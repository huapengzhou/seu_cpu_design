==> flow/design.v <==
`timescale 1ns / 1ps
module MBR(
    input clk,
    input [31:0] control_signal,
    input [15:0] ACC_IN,
    input [15:0] RAM_IN,
    input [15:0] MR_IN,
    input [15:0] DR_IN,
    output [15:0] MBR_OUT
    );
reg [15:0]MBR_reg_in = 0;
always@(posedge clk)
    begin
        if(control_signal[11] == 1)
            MBR_reg_in <= ACC_IN;
        if(control_signal[3] == 1)
            MBR_reg_in <= RAM_IN;
        if(control_signal[12] == 1)
            MBR_reg_in <= MR_IN;
        if(control_signal[13] == 1)
            MBR_reg_in <= DR_IN;
    end
assign MBR_OUT = MBR_reg_in;
endmodule
# [Tool chain data of MBR]
# Tool output for the design above, in the order of the flow.
# Lines are those of the file above, counted from 1.
# Operators: Yosys type, input widths -> output width; for muxes data width and select width s.
# Cell names lack the library's common part.
# The mark n/a stands for no value.
[design] top_module="MBR" clock_port="clk" library="sky130hd" lib_corner="tt_025C_1v80"

# [Elaborated design]
# Counts by Yosys on the flattened word-level netlist (proc, flatten, opt, wreduce; memories kept). Register bits leave out memories and registers merged into their read ports (data or address). Print and check cells are left out. Cells with the same type and inputs are merged into one.
[bits] elab_cells=6 latch_bits=0 rom_bits=0 reg_bits=16 clocked_rd_ports_x_width=0 ram_bits=0 memories=0 inputBits=97
[classes] div=0 shift=0 n_cmp=0 mul=0 reduce_and_logical=1 bitwise=0 n_addsub=0 mux=4 eq_ne=0
[ops] op="$mux 16" n=4
[ops] op="$reduce_bool 4->1" n=1

# [Longest topological paths]
# Longest topological path by Yosys (ltp), each cell counted once; first at word level (registers and memories cut), then after technology mapping (sequential cells cut; the memories' decode and read muxes count).
[depth] depth_word=4 ABC_AREA=0 ltp_mapped=4 depth_no_buf=2

# [Synthesis result]
# Yosys stat after the flow's synthesis: flattened, memories mapped to cells. It holds for the ABC_AREA given above (unset counts as 0); a run with the other value may have another netlist.
[mapped] synth_area_um2=1116.1 cells=89 n_buf=7 ff_cells=16 sequential_area_um2=480.5
[by_type] cell="edfxtp_1" n=16 area_total_um2=480.461
[by_type] cell="mux2i_1" n=16 area_total_um2=160.154
[by_type] cell="a211oi_2" n=11 area_total_um2=137.632
[by_type] cell="nor3b_1" n=16 area_total_um2=120.115
[by_type] cell="nor2b_1" n=15 area_total_um2=93.84
[by_type] cell="a211oi_1" n=4 area_total_um2=30.029
[by_type] cell="buf_6" n=2 area_total_um2=22.522
[by_type] cell="buf_12" n=1 area_total_um2=20.019
[by_type] cell="a221oi_2" n=1 area_total_um2=15.014
[by_type] cell="buf_2" n=2 area_total_um2=10.01
[by_type] cell="or4_1" n=1 area_total_um2=7.507
[by_type] cell="nor2_2" n=1 area_total_um2=6.256
[by_type] cell="clkbuf_2" n=1 area_total_um2=5.005
[by_type] cell="clkbuf_1" n=1 area_total_um2=3.754
[by_type] cell="inv_1" n=1 area_total_um2=3.754

# [Worst setup path after synthesis]
# Source: OpenSTA report_checks on the synthesized netlist (no wires, ideal clock, input and output delay 20% of the period each), path of least setup slack; recovery checks are left aside. Register names are those of the netlist, which keeps one name where synthesis merged equal registers.
[synth_timing] path_kind="input to register" from="input port control_signal[3]" to="register MBR_reg_in[0]" path_slack_ns=0.391 n_path_buf=1 period_ns=2.03 in_delay_ns=0.406 arrival_ns=1.293 delay_ns=1.233 setup_ns=0.346 path_stages=2 period_less_setup_slack_ns=1.639
# "delay_ns" is the arrival time less input delay plus setup time.
# "path_stages": output pins that drive a net of the path, with the launching flip-flop's if there is one; two outputs of one cell count as two.
# "period_less_setup_slack_ns" is the clock period less the worst setup slack; recovery checks do not enter. This is arithmetic on one report: input and output delays are still those of the set period (20% each).
# Between the ends stands the longest chain of elaborated cells between them, by number of cells; it is not shown to be the way that was timed. Of several equally long chains one is given.
# A line is the first line of the expression or statement that the cell stems from. Yosys adds cells for indexed reads and writes and turns some case tables into memories.
# A register here has more assigning lines than the two given.
# Only ways into the end's enable, where the timed path ends, are counted here.
[synth_between] cell_sequence="buf_6 > or4_1" elab_chain_len=1 cone_cells=1 cone_lines=0 classes_between="reduce/logical: 1"
[synth_rtl] element="from (decl)" line=4 rtl="input [31:0] control_signal,"
[synth_rtl] element="$reduce_bool 4->1"
[synth_rtl] element="to (assign)" line=15 rtl="MBR_reg_in <= ACC_IN;"
[synth_rtl] element="to (assign)" line=17 rtl="MBR_reg_in <= RAM_IN;"
[synth_rtl] element="to (decl)" line=11 rtl="reg [15:0]MBR_reg_in = 0;"

# [Worst path after layout]
# Path of least setup slack in the final report of run A (OpenROAD, finished layout, wires in). Where an end is a register, its clock arrival counts in the times.
[layout_timing] path_kind="input to register" from="input port control_signal[3]" to="register MBR_reg_in[0]" in_delay_ns=0.28 arrival_ns=1.38 period_ns=1.4 n_path_buf=1 setup_ns=0.28 path_stages=2 path_slack_ns=0.02
# Between the ends stands the longest chain of elaborated cells between them, by number of cells; it is not shown to be the way that was timed. Of several equally long chains one is given.
# A register here has more assigning lines than the two given.
# Only ways into the end's enable, where the timed path ends, are counted here.
[layout_between] cell_sequence="clkdlybuf4s50_1 > or4_4" elab_chain_len=1 cone_cells=1 cone_lines=0 classes_between="reduce/logical: 1"
[layout_rtl] element="from (decl)" line=4 rtl="input [31:0] control_signal,"
[layout_rtl] element="$reduce_bool 4->1"
[layout_rtl] element="to (assign)" line=15 rtl="MBR_reg_in <= ACC_IN;"
[layout_rtl] element="to (assign)" line=17 rtl="MBR_reg_in <= RAM_IN;"
[layout_rtl] element="to (decl)" line=11 rtl="reg [15:0]MBR_reg_in = 0;"

Subject: MBR on sky130hd, stored results

Hello all,

Record of 2 stored runs of the RTL-to-layout flow on MBR, platform sky130hd. The runs are unordered. Constraints: input delay and output delay 20% of the set period each, output load 0.01 pF.
By "achieved_clock_period_ns" is meant the clock period of the run minus its worst setup slack. This is arithmetic on one report: input and output delays are still those of the set period (20% each).
"worst_path_ns": the worst setup path's part of the clock period (all of it between registers, 20% less for each end at a port) less its slack. A launch clock that arrives late makes it longer, a capture clock that arrives late makes it shorter.
"power.total_uw" rests on the timing tool's default activity at the inputs, not on a simulated workload.

[flow] run A: files
==> flow/run.sh <==
#!/bin/bash
# the make line also repeats the synthesis and layout settings of config.mk as NAME=value (left out here)
make -C /OpenROAD-flow-scripts/flow DESIGN_CONFIG=/design/flow/config.mk WORK_HOME=/design/flow/orfs CLKGATE_MAP_FILE= finish
==> flow/config.mk <==
export PLATFORM = sky130hd
export DESIGN_NAME = MBR
export DESIGN_NICKNAME = MBR
export VERILOG_FILES = /design/flow/design.v
export SDC_FILE = /design/flow/constraint.sdc
export NUM_CORES = 4
export LEC_CHECK = 0
export CAP_MARGIN = 20
export CORE_MARGIN = 2
export CORE_UTILIZATION = 40
export SLEW_MARGIN = 20
==> flow/constraint.sdc <==
create_clock -name core_clock -period 1.4 [get_ports {clk}]
set_input_delay 0.2800 -clock core_clock [delete_from_list [all_inputs] [get_ports {clk}]]
set_output_delay 0.2800 -clock core_clock [all_outputs]
set_load 0.01 [all_outputs]

[flow] run A: metrics
[metrics] die_area_um2 = 3228.5
[metrics] worst_path_ns = 1.10
[metrics] worst_path_kind = input to register
[metrics] achieved_clock_period_ns = 1.377
[metrics] final_hold_ws_ns = 0.529
[metrics] ws_setup_ns = 0.023
[metrics] post_route_stdcell_area_um2 = 2048.2
[metrics] finalUtil_pct = 75.6
[metrics] setup_tns_ns = 0.000
[metrics] power.total_uw = 1342
[metrics] ys_area_um2 = 1116.1

[flow] run B: files
==> flow/run.sh <==
#!/bin/bash
# the make line also repeats the synthesis and layout settings of config.mk as NAME=value (left out here)
make -C /OpenROAD-flow-scripts/flow DESIGN_CONFIG=/design/flow/config.mk WORK_HOME=/design/flow/orfs CLKGATE_MAP_FILE= finish
==> flow/config.mk <==
export PLATFORM = sky130hd
export DESIGN_NAME = MBR
export DESIGN_NICKNAME = MBR
export VERILOG_FILES = /design/flow/design.v
export SDC_FILE = /design/flow/constraint.sdc
export NUM_CORES = 4
export LEC_CHECK = 0
export ABC_AREA = 0
export CAP_MARGIN = 15
export CELL_PAD_IN_SITES_DETAIL_PLACEMENT = 0
export CORE_ASPECT_RATIO = 0.85
export CORE_MARGIN = 2
export CORE_UTILIZATION = 27
export CTS_CLUSTER_SIZE = 17
export MIN_ROUTING_LAYER = met1
export PLACE_DENSITY_LB_ADDON = 0.29
export SETUP_SLACK_MARGIN = 0.31
export SLEW_MARGIN = 30
==> flow/constraint.sdc <==
create_clock -name core_clock -period 1.28 [get_ports {clk}]
set_input_delay 0.2560 -clock core_clock [delete_from_list [all_inputs] [get_ports {clk}]]
set_output_delay 0.2560 -clock core_clock [all_outputs]
set_load 0.01 [all_outputs]

[flow] run B: metrics
[metrics] post_route_stdcell_area_um2 = 2172.1
[metrics] setup_tns_ns = 0.000
[metrics] ws_setup_ns = 0.239
[metrics] ys_area_um2 = 1116.1
[metrics] power.total_uw = 1608
[metrics] worst_path_ns = 0.78
[metrics] worst_path_kind = register to output
[metrics] die_area_um2 = 4665.6
[metrics] finalUtil_pct = 55.1
[metrics] final_hold_ws_ns = 0.415
[metrics] achieved_clock_period_ns = 1.041

Thanks
